==> flow/design.v <==
`timescale 1ns / 1ps
module RIOT(A,  
	    Din,  
	    Dout,  
	    CS,  
	    CS_n,  
	    R_W_n,  
	    RS_n,  
	    RES_n,  
	    IRQ_n,  
	    CLK,    
	    PAin,   
	    PAout,  
	    PBin,   
	    PBout); 
   input [6:0] A;
   input [7:0] Din;
   output [7:0] Dout;
   input 	CS, CS_n, R_W_n, RS_n, RES_n, CLK;
   output 	IRQ_n;
   input [7:0] 	PAin, PBin;
   output [7:0] PAout, PBout;  
   reg [7:0] 	Dout;  
   reg [7:0] 	RAM[127:0];  
   reg [7:0] 	DRA, DRB;  
   reg [7:0] 	DDRA, DDRB;  
   wire 	PA7;
   reg 		R_PA7;
   assign PA7 = (PAin[7] & ~DDRA[7]) | (DRA[7] & DDRA[7]);
   assign PAout = DRA & DDRA;
   assign PBout = DRB & DDRB;
   reg [8:0] 	Timer;
   reg [9:0] 	Prescaler;
   reg [1:0] 	Timer_Mode;
   reg 		Timer_Int_Flag, PA7_Int_Flag, Timer_Int_Enable, PA7_Int_Enable, PA7_Int_Mode;  
   wire [9:0] 	PRESCALER_VALS[3:0];
   assign PRESCALER_VALS[0] = 10'd0;
   assign PRESCALER_VALS[1] = 10'd7;
   assign PRESCALER_VALS[2] = 10'd63;
   assign PRESCALER_VALS[3] = 10'd1023;
   assign IRQ_n = ~(Timer_Int_Flag & Timer_Int_Enable | PA7_Int_Flag & PA7_Int_Enable);
   wire [6:0] 	op;
   reg [6:0] 	R_op;
   assign op = {RS_n, R_W_n, A[4:0]};
   reg [7:0] 	R_Din;
   integer 	cnt;
   always @(posedge CLK)
     begin
	if (~RES_n) begin
	   DRA <= 8'b0;
	   DDRA <= 8'b0;
	   DRB <= 8'b00010100;
	   DDRB <= 8'b00010100;
	   Timer_Int_Flag <= 1'b0;
	   PA7_Int_Flag <= 1'b0;
	   PA7_Int_Enable <= 1'b0;
	   PA7_Int_Mode <= 1'b0;
	   for (cnt = 0; cnt < 128; cnt = cnt + 1)
	     RAM[cnt] <= 8'b0;
	   R_PA7 <= 1'b0;
	   R_op <= 7'b0100000;
	   R_Din <= 8'b0;
	end
	else if (CS & ~CS_n) begin
	   R_PA7 <= PA7;
	   R_op <= op;
	   R_Din <= Din;
	   casex (op)
	     7'b101x1xx: Timer_Int_Flag <= 1'b0;
	     7'b11xx1x0: Timer_Int_Flag <= 1'b0;
	     default: if (Timer == 9'b111111111) Timer_Int_Flag <= 1'b1;
	   endcase
	   casex (op)
	     7'b11xx1x1: PA7_Int_Flag <= 1'b0;
	     default: PA7_Int_Flag <= PA7_Int_Flag | (PA7 != R_PA7 & PA7 == PA7_Int_Mode);
	   endcase
	   casex(op)  
	     7'b01xxxxx: Dout <= RAM[A];
	     7'b00xxxxx: RAM[A] <= Din;
	     7'b11xx000 : Dout <= (PAin & ~DDRA) | (DRA & DDRA);
	     7'b10xx000: DRA <= Din;
	     7'b11xx001: Dout <= DDRA;
	     7'b10xx001: DDRA <= Din;
	     7'b11xx010: Dout <= (PBin & ~DDRB) | (DRB & DDRB);
	     7'b10xx010: DRB <= Din;
	     7'b11xx011: Dout <= DDRB;
	     7'b10xx011: DDRB <= Din;
	     7'b11xx1x0: Dout <= Timer[7:0];
	     7'b11xx1x1: Dout <= {Timer_Int_Flag, PA7_Int_Flag, 6'b0};
	     7'b100x1x0: begin
		PA7_Int_Mode <= A[0]; PA7_Int_Enable <= A[1];
	     end
	   endcase
	end
	else begin
	   if (Timer == 9'b111111111)
	     Timer_Int_Flag <= 1'b1;
	   R_PA7 <= PA7;
	   PA7_Int_Flag <= PA7_Int_Flag | (PA7 != R_PA7 & PA7 == PA7_Int_Mode);
	   R_op <=7'b0100000;
	end
     end
   always @(negedge CLK)begin
      if (~RES_n) begin
	 Timer <= 9'b0;
	 Timer_Mode <= 2'b0;
	 Prescaler <= 10'b0;
	 Timer_Int_Enable <= 1'b0;
      end
      else
	casex
	  (R_op)
	  7'b101x1xx:begin
	     Timer <= {1'b0, R_Din};
	     Timer_Mode <= R_op[1:0];
	     Prescaler <= PRESCALER_VALS[R_op[1:0]];
	     Timer_Int_Enable <= R_op[3];
	  end
	  default:if (Timer != 9'b100000000) begin
	     if (Prescaler != 10'b0)
	       Prescaler <= Prescaler - 10'b1;
	     else begin
		if (Timer == 9'b0)
		  begin
		     Prescaler <= 10'b0;
		     Timer_Mode <= 2'b0;
		  end
		else
		  Prescaler <= PRESCALER_VALS[Timer_Mode];
		Timer <= Timer - 9'b1;
	     end
	  end
	endcase
   end
endmodule
From RTL to reports: RIOT
Tool output for the design above, in the order of the flow. Lines are those of the file above, counted from 1. Operators: Yosys type, input widths -> output width; for muxes data width and select width s. Cell names lack the library's common part. A cell with - has no value.

Top: RIOT. Clock: CLK. Cell library: sky130hd. Corner: tt_025C_1v80.

After elaboration
Counts by Yosys on the flattened word-level netlist (proc, flatten, opt, wreduce; memories kept). Register bits leave out memories and registers merged into their read ports (data or address). Print and check cells are left out. Cells with the same type and inputs are merged into one. Yosys's memory passes give these memory sizes; they may raise the number of words (mostly to a power of two), join words into wider ones and drop unused or constant bits.

Latch bits: 0. The entry for memories kept reads 1. The entry for elaborated cells reads 116. Under bits in read-only memories stands 0. The figure for output and inout bits is 25. Bits of input ports: 37. The entry for bits in writable memories reads 1024. The entry for bits in registers reads 82.

Memory list: RAM (words 128, bits a word 8, line 24) `reg [7:0] RAM[127:0];`.

Under reductions and logical operators stands 20. Under divide/modulo/power cells stands 0. The entry for bitwise operators reads 22. The figure for magnitude comparators is 0. The figure for equal/unequal tests is 25. The figure for mux-type cells is 29. Add/subtract/negate cells: 2. For multiply operators the number is 0. The entry for shifts and indexed selects reads 0.

Operators by type and width (count): $pmux 10 s4 (2); $pmux 8 s7 (1); $mux 8 (6); $eq 5x5->1 const B (9); $mux 10 (4); $and 8x8->8 (4); $mux 7 (3); $reduce_and 2->1 (8); $eq 4x4->1 const B (4); $or 8x8->8 (2); $not 8->8 (2); $sub 10x1->10 const B (1); $reduce_bool 10->1 (1); $sub 9x1->9 const B (1); $eq 9x9->1 const B (1); $ne 9x9->1 const B (1); $logic_not 9->1 (1); $mux 1 (9); $eq 2x2->1 const B (4); $mux 2 (4); $reduce_bool 7->1 (1); $and 1x1->1 (6); $eq 2x1->1 const B (3); $logic_not 2->1 (3); $reduce_and 3->1 (2); $not 1->1 (5); $reduce_bool 2->1 (2); $reduce_or 2->1 (2).

Other operator kinds: 4; their cells: 6.

Longest topological paths
Yosys ltp: most cells in a row. Word level: on the elaborated netlist, between registers, memories and ports. Mapped: between sequential cells and ports; inverters and the memories' decode and read muxes count.

Word-level depth: 8. The figure for ABC_AREA is 0. The figure for mapped depth is 11.

Mapped cells and area
The flow's flattened synthesis, as Yosys stat reports it; memories are mapped. The netlist is that of the ABC_AREA named above (0 if unset); the other value can give another one. Totals and module areas in this step are rounded.

Cells by type: edfxtp_1 (count 1032, area in all 3.1E+04 sq um); and2_1 (count 983, area in all 6.15E+03 sq um); mux4_2 (count 155, area in all 3.49E+03 sq um); mux2i_1 (count 186, area in all 1.86E+03 sq um); dfxtp_1 (count 74, area in all 1.48E+03 sq um); o21ai_0 (count 180, area in all 900.864 sq um); clkbuf_1 (count 229, area in all 859.574 sq um); nor2_1 (count 205, area in all 769.488 sq um); nand2_1 (count 163, area in all 611.837 sq um); a21oi_1 (count 115, area in all 575.552 sq um); o22ai_1 (count 81, area in all 506.736 sq um); and3_1 (count 71, area in all 444.176 sq um); o2bb2ai_1 (count 31, area in all 271.51 sq um); nand3_1 (count 51, area in all 255.245 sq um); buf_2 (count 44, area in all 220.211 sq um); buf_4 (count 27, area in all 202.694 sq um); o221ai_1 (count 19, area in all 166.41 sq um); buf_6 (count 12, area in all 135.13 sq um).

Other cell types: 53; their cells: 253.

The figure for mapped flip-flops is 1106. For cell area after synthesis the number is 51800 sq um. Cell count: 3911. For buffers the number is 323.

Memo
Re: implementation data of RIOT

Measured data: module RIOT, platform sky130hd, 2 stored runs of the flow under differing settings, order arbitrary. Input and output delays are each 20% of the period that was set; the output load is 0.01 pF. "power consumption" rests on the timing tool's default activity at the inputs, not on a simulated workload. The measured numbers are rounded.

Files of flow run 1:
==> flow/run.sh <==
#!/bin/bash
# the make line also repeats the synthesis and layout settings of config.mk as NAME=value (left out here)
make -C /OpenROAD-flow-scripts/flow DESIGN_CONFIG=/design/flow/config.mk WORK_HOME=/design/flow/orfs CLKGATE_MAP_FILE= finish
==> flow/config.mk <==
export PLATFORM = sky130hd
export DESIGN_NAME = RIOT
export DESIGN_NICKNAME = RIOT
export VERILOG_FILES = /design/flow/design.v
export SDC_FILE = /design/flow/constraint.sdc
export NUM_CORES = 4
export LEC_CHECK = 0
export ABC_AREA = 0
export CAP_MARGIN = 20
export CORE_ASPECT_RATIO = 1.14
export CORE_MARGIN = 2
export CORE_UTILIZATION = 32
export CTS_CLUSTER_SIZE = 77
export GPL_TIMING_DRIVEN = 1
export PLACE_DENSITY_LB_ADDON = 0.17
export SLEW_MARGIN = 20
export TNS_END_PERCENT = 65
==> flow/constraint.sdc <==
create_clock -name core_clock -period 1.87 [get_ports {CLK}]
set_input_delay 0.3740 -clock core_clock [delete_from_list [all_inputs] [get_ports {CLK}]]
set_output_delay 0.3740 -clock core_clock [all_outputs]
set_load 0.01 [all_outputs]

Results of flow run 1. The final worst hold slack stands at 0.061 ns. The area of the synthesized netlist reads 51800 sq um. For the utilization in the final report the run shows 0.415. The power consumption comes to 61.8 mW. The area inside the die boundary comes to 165000 sq um. The measured lowest setup slack is -0.784 ns.

Files of flow run 2:
==> flow/run.sh <==
#!/bin/bash
# the make line also repeats the synthesis and layout settings of config.mk as NAME=value (left out here)
make -C /OpenROAD-flow-scripts/flow DESIGN_CONFIG=/design/flow/config.mk WORK_HOME=/design/flow/orfs CLKGATE_MAP_FILE= finish
==> flow/config.mk <==
export PLATFORM = sky130hd
export DESIGN_NAME = RIOT
export DESIGN_NICKNAME = RIOT
export VERILOG_FILES = /design/flow/design.v
export SDC_FILE = /design/flow/constraint.sdc
export NUM_CORES = 4
export LEC_CHECK = 0
export ABC_AREA = 0
export CAP_MARGIN = 15
export CELL_PAD_IN_SITES_GLOBAL_PLACEMENT = 3
export CORE_MARGIN = 2
export CORE_UTILIZATION = 47
export GPL_ROUTABILITY_DRIVEN = 1
export MIN_ROUTING_LAYER = met2
export PLACE_DENSITY_LB_ADDON = 0.02
export SETUP_SLACK_MARGIN = 0.63
export SLEW_MARGIN = 5
==> flow/constraint.sdc <==
create_clock -name core_clock -period 2.18 [get_ports {CLK}]
set_input_delay 0.4360 -clock core_clock [delete_from_list [all_inputs] [get_ports {CLK}]]
set_output_delay 0.4360 -clock core_clock [all_outputs]
set_load 0.01 [all_outputs]

Results of flow run 2. The final worst hold slack stands at 0.118 ns. The area of the synthesized netlist reads 51800 sq um. For the utilization in the final report the run shows 0.609. The power consumption comes to 52.1 mW. The area inside the die boundary comes to 113000 sq um. The measured lowest setup slack is -0.739 ns.
